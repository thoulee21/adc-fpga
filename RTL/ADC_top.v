==> flow/design.v <==
module ADC_top #(
parameter ADC_WIDTH = 8      
)(
input	clk_in,				 
input	rstn,				 
input	analog_cmp,			 
output	analog_out,			 
output [ADC_WIDTH-1:0] digital_out,   
output  wire sample_rdy_i 		 
);
parameter 
ACCUM_BITS = 10,             
LPF_DEPTH_BITS = 3,          
INPUT_TOPOLOGY = 0;          
wire							clk;
wire							analog_out_i;
wire [ADC_WIDTH-1:0]			digital_out_i;
wire [ADC_WIDTH-1:0]			digital_out_abs;
assign clk=clk_in;
sigmadelta_adc #(
	.ADC_WIDTH(ADC_WIDTH),
	.ACCUM_BITS(ACCUM_BITS),
	.LPF_DEPTH_BITS(LPF_DEPTH_BITS)
	)
SSD_ADC(
	.clk(clk),
	.rstn(rstn),
	.analog_cmp(analog_cmp),
	.digital_out(digital_out_i),
	.analog_out(analog_out_i),
	.sample_rdy(sample_rdy_i)
	);
assign digital_out_abs = INPUT_TOPOLOGY ? ~digital_out_i : digital_out_i;   
assign digital_out   =  digital_out_abs;	  
assign analog_out    =  analog_out_i;
assign sample_rdy    =  sample_rdy_i;
endmodule
module box_ave #(
parameter ADC_WIDTH = 8,				 
parameter LPF_DEPTH_BITS = 4          
)(
input   clk,             
input   rstn,  
input	sample, 
input	[ADC_WIDTH-1:0]	raw_data_in, 
output reg [ADC_WIDTH-1:0]	ave_data_out, 
output data_out_valid  
);
reg [ADC_WIDTH+LPF_DEPTH_BITS-1:0]      accum;           
reg [LPF_DEPTH_BITS-1:0]                count;           
reg [ADC_WIDTH-1:0]  					raw_data_d1;     
reg sample_d1, sample_d2;                                
reg result_valid;                                        
wire latch_result;                                       
always @(posedge clk or negedge rstn)
begin
	if( ~rstn ) begin
		sample_d1 <= 0;	
		sample_d2 <= 0;
        raw_data_d1 <= 0;
		result_valid <= 0;
	end else begin
		sample_d1 <= sample;                 
		sample_d2 <= sample_d1;             
		raw_data_d1 <= raw_data_in; 	    
		result_valid <= latch_result;		
	end
end
assign		latch_result = sample && (count == 0);	 
always @(posedge clk or negedge rstn)
begin
	if( ~rstn ) begin
		count <= 0;	  
	end else begin
	    if (sample)	
	    	count <= count + 1;          
	end
end
always @(posedge clk or negedge rstn)
begin
	if( ~rstn ) begin
		accum <= 0;	
	end else begin
        if (sample)
            if(count == 0)                       
    		    accum <= raw_data_d1;            
            else
                accum <= accum + raw_data_d1;    
	end	
end
always @(posedge clk or negedge rstn)
begin
	if( ~rstn ) begin
        ave_data_out <= 0;
    end else if (latch_result) begin             
        ave_data_out <= accum >> LPF_DEPTH_BITS;	   
    end
end
assign data_out_valid = result_valid;        
endmodule
module sigmadelta_adc #(
parameter ADC_WIDTH = 8,               
parameter ACCUM_BITS = 10,             
parameter LPF_DEPTH_BITS = 3          
)(
input   clk,             
input   rstn,    
input   analog_cmp,         
output  analog_out, 
output [ADC_WIDTH-1:0] digital_out,    
output  sample_rdy 
);            
reg                         delta;           
reg [ACCUM_BITS-1:0]	    sigma;           
reg [ADC_WIDTH-1:0]	        accum;           
reg [ACCUM_BITS-1:0]	    counter;         
reg							rollover;        
reg							accum_rdy;       
always @ (posedge clk)
begin
    delta <= analog_cmp;         
end
assign analog_out = delta;       
always @ (posedge clk or negedge rstn)
begin
	if( ~rstn ) 
    begin
		sigma       <= 0;
		accum       <= 0;
		accum_rdy   <= 0;
    end else begin
        if (rollover) begin
            accum <= sigma[ACCUM_BITS-1:ACCUM_BITS-ADC_WIDTH];
            sigma <= delta;          
        end else begin
            if (&sigma != 1'b1)          
                sigma <= sigma + delta;  
        end
        accum_rdy <= rollover;      
    end
end
always @(posedge clk or negedge rstn)
begin
    if( ~rstn ) begin
        counter <= 0;
        rollover <= 0;
        end
    else begin
        counter <= counter + 1;        
        rollover <= &counter;          
        end
end
box_ave #(
    .ADC_WIDTH(ADC_WIDTH),
    .LPF_DEPTH_BITS(LPF_DEPTH_BITS))
box_ave (
    .clk(clk),
    .rstn(rstn),
    .sample(accum_rdy),
    .raw_data_in(accum),
    .ave_data_out(digital_out),
    .data_out_valid(sample_rdy)
);
endmodule
# Reports on ADC_top
# The steps from the RTL of ADC_top to its reports follow in flow order.
# Lines are those of the file above, counted from 1.
# Cell names lack the library's common part.
# A cell with - has no value.
dict set report inputs {
  top_module {ADC_top}
  clock_port {clk_in}
  cell_library {sky130hd}
  corner {tt_025C_1v80}
}

# Word-level counts
# Source: Yosys, flattened and elaborated, memories not mapped. Widths are those after wreduce. Registers that Yosys merges into a memory's read port (data or address) are not register bits. Print and check cells do not count. Equal cells are merged and count once.
dict set report bits {
  ff_bits 62
  latch_bits 0
  ram_bits 0
  rom_bits 0
  clocked_rd_ports_x_width 0
  n_memories 0
  in_bits 3
  out_inout_bits 10
}
dict set report classes {
  n_addsub 4
  multipliers 0
  n_div 0
  cmp 0
  equal 1
  n_shift 0
  mux 3
  logic 0
  reduce_logical 4
}
# cell count
set ops {}
lappend ops {{10-bit AND reduction} 2}
lappend ops {{10-bit two-way mux} 2}
lappend ops {{11-bit by 8-bit adder with 11-bit output} 1}
lappend ops {{11-bit two-way mux} 1}
lappend ops {{10-bit by 1-bit adder with 10-bit output} 1}
lappend ops {{10-bit by 1-bit adder with 10-bit output (second input constant)} 1}
lappend ops {{3-bit by 1-bit adder with 3-bit output (second input constant)} 1}
lappend ops {{3-bit logical NOT} 1}
lappend ops {{2-bit by 1-bit != test with 1-bit output (second input constant)} 1}
lappend ops {{1-bit logical AND} 1}

# Depth
# Longest topological path by Yosys (ltp), each cell counted once; first at word level (registers and memories cut), then after technology mapping (sequential cells cut; the memories' decode and read muxes count).
dict set report depth {
  word_depth 3
  ABC_AREA 1
  ltp_mapped 11
}

# Synthesis result
# Source: synth_stat.txt of the flow (Yosys; design flattened, memories mapped). It holds for the ABC_AREA given above (unset counts as 0); a run with the other value may have another netlist.
dict set report mapped {
  cell_count 346
  mapped_area_mm2 0.0029441
  seqArea_mm2 0.0015465
  ffs 62
  buf_cells 4
}
# type count type_area_um2
set types {}
lappend types {dfrtp_1 61 1.53E+03}
lappend types {nand2_1 107 401.635}
lappend types {inv_1 47 176.419}
lappend types {ha_1 13 162.656}
lappend types {nand3_1 25 125.12}
lappend types {nor2_1 24 90.086}
lappend types {o21ai_0 18 90.086}
lappend types {xor2_1 9 78.826}
lappend types {a21oi_1 9 45.043}
lappend types {nand4_1 4 25.024}
lappend types {o21ai_1 5 25.024}
lappend types {dfxtp_1 1 20.019}
lappend types {fa_1 1 20.019}
lappend types {nor2_8 1 20.019}
lappend types {xnor2_1 2 17.517}
lappend types {nor3_4 1 16.266}
lappend types {inv_2 4 15.014}
lappend types {nor2_2 2 12.512}
# Other cell types: 9; their cells: 12.

# Worst setup path after synthesis
# OpenSTA on the mapped netlist: ideal clock, no wires. The path of least setup slack (recovery checks aside). Input and output delay are each 20% of the period. Register names are those of the netlist, which keeps one name where synthesis merged equal registers.
dict set report synth_timing {
  path_type {flip-flop to flip-flop}
  startpoint {register SSD_ADC.box_ave.accum[0]}
  endpoint {register SSD_ADC.box_ave.accum[10]}
  tclk_ns 2.41
  setup_ns 0.119
  launch_ns 0.000
  t_arrival_ns 1.457
  t_required_ns 2.291
  path_slack_ns 0.834
  path_delay_ns 1.576
  path_stages 10
  period_less_setup_slack_ns 1.576
}
# "path_delay_ns" = arrival - input delay + setup time.
# "path_stages" counts driving pins, that of a launching flip-flop among them; a cell with two outputs on the path counts twice.
# "period_less_setup_slack_ns" is the clock period less the worst setup slack; recovery checks do not enter. This is arithmetic on one report: input and output delays are still those of the set period (20% each).
# The rows between start and end are the longest chain of elaborated cells between them; the timing report does not say that the signal goes this way. Where chains are equally long, one stands for them.
# Each line given opens the expression or statement behind the cell; cells for indexed reads and writes are added by Yosys, which also makes memories of some case tables.
# A register here has more assigning lines than the two given.
dict set report synth_via {
  path_cell_list {dfrtp_1 > ha_1 > inv_1 > fa_1 > nor2_1 > nor2_1 > o21ai_1 > nand3_1 > nand2_1 > nor2_1}
  elab_chain_cells 2
}
# item line_no
set synth_lines {}
lappend synth_lines {{from (decl)} 49} ;# reg [ADC_WIDTH+LPF_DEPTH_BITS-1:0]      accum;
lappend synth_lines {{from (assign)} 86} ;# accum <= raw_data_d1;
lappend synth_lines {{from (assign)} 88} ;# accum <= accum + raw_data_d1;
lappend synth_lines {{11-bit by 8-bit adder with 11-bit output} 88}
lappend synth_lines {{11-bit two-way mux} 85} ;# if(count == 0)
lappend synth_lines {{to (assign)} 86}
lappend synth_lines {{to (assign)} 88}
lappend synth_lines {{to (decl)} 49}

# Path in the finished layout
# From the final timing report of job 1: the path of least setup slack in the routed layout; clock arrival at registers is part of the times.
dict set report layout_timing {
  path_type {flip-flop to flip-flop}
  startpoint {register SSD_ADC.box_ave.accum[0]}
  endpoint {register SSD_ADC.box_ave.accum[4]}
  tclk_ns 2.09
  setup_ns 0.05
  launch_ns 0.34
  t_arrival_ns 1.99
  t_required_ns 2.37
  path_slack_ns 0.38
  path_stages 10
}
# The rows between start and end are the longest chain of elaborated cells between them; the timing report does not say that the signal goes this way. Where chains are equally long, one stands for them.
# A register here has more assigning lines than the two given.
dict set report layout_via {
  path_cell_list {dfrtp_1 > ha_1 > inv_1 > fa_1 > nor2_1 > nor2_1 > or2_2 > nand3_1 > nand2_1 > inv_1}
  elab_chain_cells 2
}
# item line_no
set layout_lines {}
lappend layout_lines {{from (decl)} 49} ;# reg [ADC_WIDTH+LPF_DEPTH_BITS-1:0]      accum;
lappend layout_lines {{from (assign)} 86} ;# accum <= raw_data_d1;
lappend layout_lines {{from (assign)} 88} ;# accum <= accum + raw_data_d1;
lappend layout_lines {{11-bit by 8-bit adder with 11-bit output} 88}
lappend layout_lines {{11-bit two-way mux} 85} ;# if(count == 0)
lappend layout_lines {{to (assign)} 86}
lappend layout_lines {{to (assign)} 88}
lappend layout_lines {{to (decl)} 49}

; Top module ADC_top; platform sky130hd; tools Yosys and OpenROAD; 2 stored runs in no particular order. Input and output delays are each 20% of the period that was set; the output load is 0.01 pF.
; "period_reached_ns": clock period set for the run, less the worst setup slack. It is reckoned from that one timing run; input and output delays stay at 20% of the period that was set.
; "worstPathTime_ns" = time allowed to the worst setup path (clock period - input delay - output delay, where it has them) - its slack; a late launch clock adds to it, a late capture clock takes from it.
; "final_power_uw" is the tool's figure for a default switching activity; nothing was simulated.

[job 1: settings]
period_ns = 2.09
CORE_UTILIZATION = 45
SETUP_SLACK_MARGIN = 0.23
PLACE_DENSITY_LB_ADDON = 0.04
HOLD_SLACK_MARGIN = 0.09
ABC_AREA = 1
CTS_CLUSTER_SIZE = 62
CAP_MARGIN = 35
MIN_ROUTING_LAYER = met1
CORE_MARGIN = 2
SLEW_MARGIN = 20
[job 1: results]
yosys.chip_area_mm2 = 0.0029441
worstPathTime_ns = 1.71
worst_path_kind = flip-flop to flip-flop
tns_ns = 0.000
worst_setup_slack_ns = 0.380
die_mm2 = 0.0072055
cell_area_final_mm2 = 0.0034345
final_util_frac = 0.541
final_power_uw = 2919
period_reached_ns = 1.710

[job 2: settings]
period_ns = 3.53
CORE_UTILIZATION = 35
CORE_ASPECT_RATIO = 1.83
CORE_MARGIN = 10
CELL_PAD_IN_SITES_DETAIL_PLACEMENT = 2
CTS_CLUSTER_DIAMETER = 91
MIN_ROUTING_LAYER = met2
CAP_MARGIN = 20
SLEW_MARGIN = 20
[job 2: results]
final_power_uw = 1897
worst_setup_slack_ns = 1.411
yosys.chip_area_mm2 = 0.0027827
cell_area_final_mm2 = 0.0033595
final_util_frac = 0.427
tns_ns = 0.000
die_mm2 = 0.0120814
period_reached_ns = 2.119
worstPathTime_ns = 2.12
worst_path_kind = flip-flop to flip-flop
